==> flow/design.v <==
`timescale 1ns / 1ps
module DoubleBcdSevSegConverter (
    dgt_slct, 
    data_out, 
    data_in_1,
    data_in_2,
    clk
);
    output [4:0] dgt_slct;
    output [7:0] data_out;
    input [3:0] data_in_1;
    input [3:0] data_in_2;
    input clk;
    reg slct = 1'b0;
    reg [4:0] dgt_slct;
    reg [7:0] data_out;
    always @ (posedge clk)
    begin
        case (slct)
            1'b0:
            begin
                dgt_slct = 5'b01000;
                case (data_in_1)
                    4'b0000: data_out = 8'b00111111;
                    4'b0001: data_out = 8'b00000110;
                    4'b0010: data_out = 8'b01011011;
                    4'b0011: data_out = 8'b01001111;
                    4'b0100: data_out = 8'b01100110;
                    4'b0101: data_out = 8'b01101101;
                    4'b0110: data_out = 8'b01111101;
                    4'b0111: data_out = 8'b00000111;
                    4'b1000: data_out = 8'b01111111;
                    4'b1001: data_out = 8'b01101111;
                endcase
            end
            1'b1:
            begin
                dgt_slct = 5'b00001;
                case (data_in_2)
                    4'b0000: data_out = 8'b00111111;
                    4'b0001: data_out = 8'b00000110;
                    4'b0010: data_out = 8'b01011011;
                    4'b0011: data_out = 8'b01001111;
                    4'b0100: data_out = 8'b01100110;
                    4'b0101: data_out = 8'b01101101;
                    4'b0110: data_out = 8'b01111101;
                    4'b0111: data_out = 8'b00000111;
                    4'b1000: data_out = 8'b01111111;
                    4'b1001: data_out = 8'b01101111;
                endcase
            end
        endcase
        slct = ~slct;
    end
endmodule
Reports on DoubleBcdSevSegConverter:

Tool output for the design above, in the order of the flow.
Line numbers count from 1 in the design file above.
Operators carry their Yosys type and port widths (W data, S select, Z words).
Library cell names are shortened.
Not given: -

* top: DoubleBcdSevSegConverter
* clock: clk
* library: sky130hd
* library corner: tt_025C_1v80

Word level:

Yosys after proc, flatten, opt, wreduce and memory -nomap, before mapping. Memory bits, and registers merged into a memory's read port (data or address), are not among the register bits. Print and check cells are not counted. Equal cells are merged and count once.

* register bits: 14
* output and inout bits: 13
* word-level cells: 31

* eq/ne operators: 20
* muxes and demuxes: 4
* bitwise operators: 1
* reductions and logical operators: 3

Operators with widths (number)
* $pmux W8 S10: 2
* $eq A4 B3 Y1 const B: 8
* $eq A4 B2 Y1 const B: 4
* $eq A4 B4 Y1 const B: 4
* $pmux W8 S2: 1
* $ne A11 B1 Y1 const B: 1
* $ne A11 B11 Y1 const B: 1
* $pmux W5 S2: 1
* $eq A4 B1 Y1 const B: 2
* $logic_not A4 Y1: 2
* $reduce_and A2 Y1: 1
* $not A1 Y1: 1

Logic depth:

Yosys ltp: most cells in a row. Word level: on the elaborated netlist, between registers, memories and ports. Mapped: between sequential cells and ports; inverters and the memories' decode and read muxes count.

* depth in word-level cells: 3
* ABC_AREA: 1
* mapped depth: 9

Netlist:

Yosys stat after the flow's synthesis: flattened, memories mapped to cells. It holds for the ABC_AREA given above (unset counts as 0); a run with the other value may have another netlist.
The area totals of this step are shown rounded.

* mapped cells: 109
* chip area (Yosys): 0.000702 mm^2
* sequential part of the area: 0.00027 mm^2
* mapped flip-flops: 10

Cells by type
* edfxtp_1: number 7, total area 210.202 um^2
* nand2_1: number 43, total area 161.405 um^2
* dfxtp_1: number 3, total area 60.058 um^2
* nor2_1: number 14, total area 52.55 um^2
* inv_1: number 13, total area 48.797 um^2
* nand3_1: number 7, total area 35.034 um^2
* buf_4: number 4, total area 30.029 um^2
* o21ai_0: number 4, total area 20.019 um^2
* nor2_2: number 3, total area 18.768 um^2
* nand2_2: number 2, total area 12.512 um^2
* inv_8: number 1, total area 11.261 um^2
* a21oi_1: number 2, total area 10.01 um^2
* nor3_1: number 2, total area 10.01 um^2
* o21bai_1: number 1, total area 7.507 um^2
* a31oi_1: number 1, total area 6.256 um^2
* conb_1: number 1, total area 3.754 um^2
* inv_2: number 1, total area 3.754 um^2

Worst setup path after synthesis:

Path of least setup slack by OpenSTA after synthesis, without wires, with an ideal clock, recovery checks aside; 20% of the period is set as input and as output delay. Where synthesis merged equal registers, the netlist keeps one of their names.

* path kind: flip-flop to flip-flop
* start: register slct
* end: register data_out[0]
* clock period: 1.1 ns
* library setup time: 0.373 ns
* time at the first pin: 0.000 ns
* data arrival time: 1.101 ns
* data required time: 0.727 ns
* setup slack: -0.374 ns
* delay of the path: 1.474 ns
* stages on the path: 5
* path buffers: 0
* synthesis period reached: 1.474 ns

"delay of the path" is the arrival time less input delay plus setup time.
"stages on the path" counts driving pins, that of a launching flip-flop among them; a cell with two outputs on the path counts twice.
"synthesis period reached" is the clock period less the worst setup slack; recovery checks do not enter. This is arithmetic on one report: input and output delays are still those of the set period (20% each).
Between the ends stands the longest chain of elaborated cells between them, by number of cells; it is not shown to be the way that was timed. Of several equally long chains one is given.
Each line given opens the expression or statement behind the cell; cells for indexed reads and writes are added by Yosys, which also makes memories of some case tables.
At most two assigning lines are given for a register; there are more.
Only ways into the end's enable, where the timed path ends, are counted here.

* cells stage by stage: dfxtp_1 > inv_8 > nand2_1 > a21oi_1 > a21oi_1
* length of the longest elaborated chain: 3
* elaborated cells on any way between the ends: 4
* those cells by class: eq/ne: 2; logic: 1; reduce/logical: 1

RTL lines, path post-synthesis
* start: declaration: RTL line 14 `reg slct = 1'b0;`
* start: assignment: RTL line 53 `slct = ~slct;`
* $not A1 Y1: RTL line 19 `case (slct)`
* $ne A11 B11 Y1
* $reduce_and A2 Y1
* end: assignment: RTL line 24 `4'b0000: data_out = 8'b00111111;`
* end: assignment: RTL line 25 `4'b0001: data_out = 8'b00000110;`
* end: declaration: RTL line 10 `output [7:0] data_out;`

Path in the finished layout:

From the final timing report of flow run A: the path of least setup slack in the routed layout; clock arrival at registers is part of the times.

* path kind: flip-flop to output port
* start: register data_out[1]
* end: output data_out[1]
* clock period: 1.47 ns
* external output delay: 0.29 ns
* time at the first pin: 0.26 ns
* data arrival time: 1.13 ns
* data required time: 1.18 ns
* setup slack: 0.05 ns
* stages on the path: 2
* path buffers: 1

At most two assigning lines are given for a register; there are more.

* cells stage by stage: edfxtp_1 > clkdlybuf4s50_1
* length of the longest elaborated chain: 0
* elaborated cells on any way between the ends: 0
* source lines of those cells: 0

RTL lines, path post-layout
* start: declaration: RTL line 10 `output [7:0] data_out;`
* start: assignment: RTL line 24 `4'b0000: data_out = 8'b00111111;`
* start: assignment: RTL line 25 `4'b0001: data_out = 8'b00000110;`
* end: declaration: RTL line 10

Subject: flow runs of DoubleBcdSevSegConverter

Hi,

Stored flow runs of DoubleBcdSevSegConverter (2 of them; Yosys, OpenROAD, sky130hd). They differ in their settings and are not a sequence. Constraints: input delay and output delay 20% of the set period each, output load 0.01 pF.
"achieved period" is the run's clock period less its worst setup slack. It is reckoned from that one timing run; input and output delays stay at 20% of the period that was set.
By "allowed time less slack (worst setup path)" is meant the share of the clock period that the worst setup path is allowed (20% is reserved at inputs, 20% at outputs), minus its slack. Clock arrival times at its registers enter into it.
By "total power after layout" is meant OpenSTA's value without simulated activity: inputs other than the clock are taken to toggle once in ten clock periods, and the tool carries that through the logic.
The measured numbers are rounded.

### Flow run A

==> flow/run.sh <==
#!/bin/bash
# the make line also repeats the synthesis and layout settings of config.mk as NAME=value (left out here)
make -C /OpenROAD-flow-scripts/flow DESIGN_CONFIG=/design/flow/config.mk WORK_HOME=/design/flow/orfs CLKGATE_MAP_FILE= finish
==> flow/config.mk <==
export PLATFORM = sky130hd
export DESIGN_NAME = DoubleBcdSevSegConverter
export DESIGN_NICKNAME = DoubleBcdSevSegConverter
export VERILOG_FILES = /design/flow/design.v
export SDC_FILE = /design/flow/constraint.sdc
export NUM_CORES = 4
export LEC_CHECK = 0
export ABC_AREA = 1
export CAP_MARGIN = 20
export CORE_MARGIN = 2
export CORE_UTILIZATION = 23
export GPL_TIMING_DRIVEN = 0
export MAX_ROUTING_LAYER = met4
export MIN_ROUTING_LAYER = met1
export PLACE_DENSITY_LB_ADDON = 0.22
export SLEW_MARGIN = 20
==> flow/constraint.sdc <==
create_clock -name core_clock -period 1.47 [get_ports {clk}]
set_input_delay 0.2940 -clock core_clock [delete_from_list [all_inputs] [get_ports {clk}]]
set_output_delay 0.2940 -clock core_clock [all_outputs]
set_load 0.01 [all_outputs]

Results of flow run A:
- Die size: 0.00351 mm^2
- Total power after layout: 680 uW
- Chip area in the Yosys report: 0.000702 mm^2
- Summed negative setup slack: 0.000 ns
- Utilization of the finished layout: 33.6%
- Setup slack of the worst path: 0.048 ns
- Achieved period: 1.422 ns
- Allowed time less slack (worst setup path): 1.13 ns
- Worst setup path type: flip-flop to output port
- Standard-cell area of the final layout: 0.001 mm^2
- Smallest hold slack: 0.453 ns

### Flow run B

==> flow/run.sh <==
#!/bin/bash
# the make line also repeats the synthesis and layout settings of config.mk as NAME=value (left out here)
make -C /OpenROAD-flow-scripts/flow DESIGN_CONFIG=/design/flow/config.mk WORK_HOME=/design/flow/orfs CLKGATE_MAP_FILE= finish
==> flow/config.mk <==
export PLATFORM = sky130hd
export DESIGN_NAME = DoubleBcdSevSegConverter
export DESIGN_NICKNAME = DoubleBcdSevSegConverter
export VERILOG_FILES = /design/flow/design.v
export SDC_FILE = /design/flow/constraint.sdc
export NUM_CORES = 4
export LEC_CHECK = 0
export CAP_MARGIN = 20
export CELL_PAD_IN_SITES_DETAIL_PLACEMENT = 1
export CORE_MARGIN = 2
export CORE_UTILIZATION = 27
export CTS_CLUSTER_DIAMETER = 151
export CTS_CLUSTER_SIZE = 41
export GPL_ROUTABILITY_DRIVEN = 0
export PLACE_DENSITY_LB_ADDON = 0.12
export SETUP_SLACK_MARGIN = 0.33
export SLEW_MARGIN = 25
==> flow/constraint.sdc <==
create_clock -name core_clock -period 1.49 [get_ports {clk}]
set_input_delay 0.2980 -clock core_clock [delete_from_list [all_inputs] [get_ports {clk}]]
set_output_delay 0.2980 -clock core_clock [all_outputs]
set_load 0.01 [all_outputs]

Results of flow run B:
- Die size: 0.00279 mm^2
- Total power after layout: 724 uW
- Chip area in the Yosys report: 0.000643 mm^2
- Summed negative setup slack: 0.000 ns
- Utilization of the finished layout: 39.3%
- Setup slack of the worst path: 0.328 ns
- Achieved period: 1.162 ns
- Allowed time less slack (worst setup path): 0.86 ns
- Worst setup path type: input port to flip-flop
- Standard-cell area of the final layout: 0.000877 mm^2
- Smallest hold slack: 0.426 ns

Regards
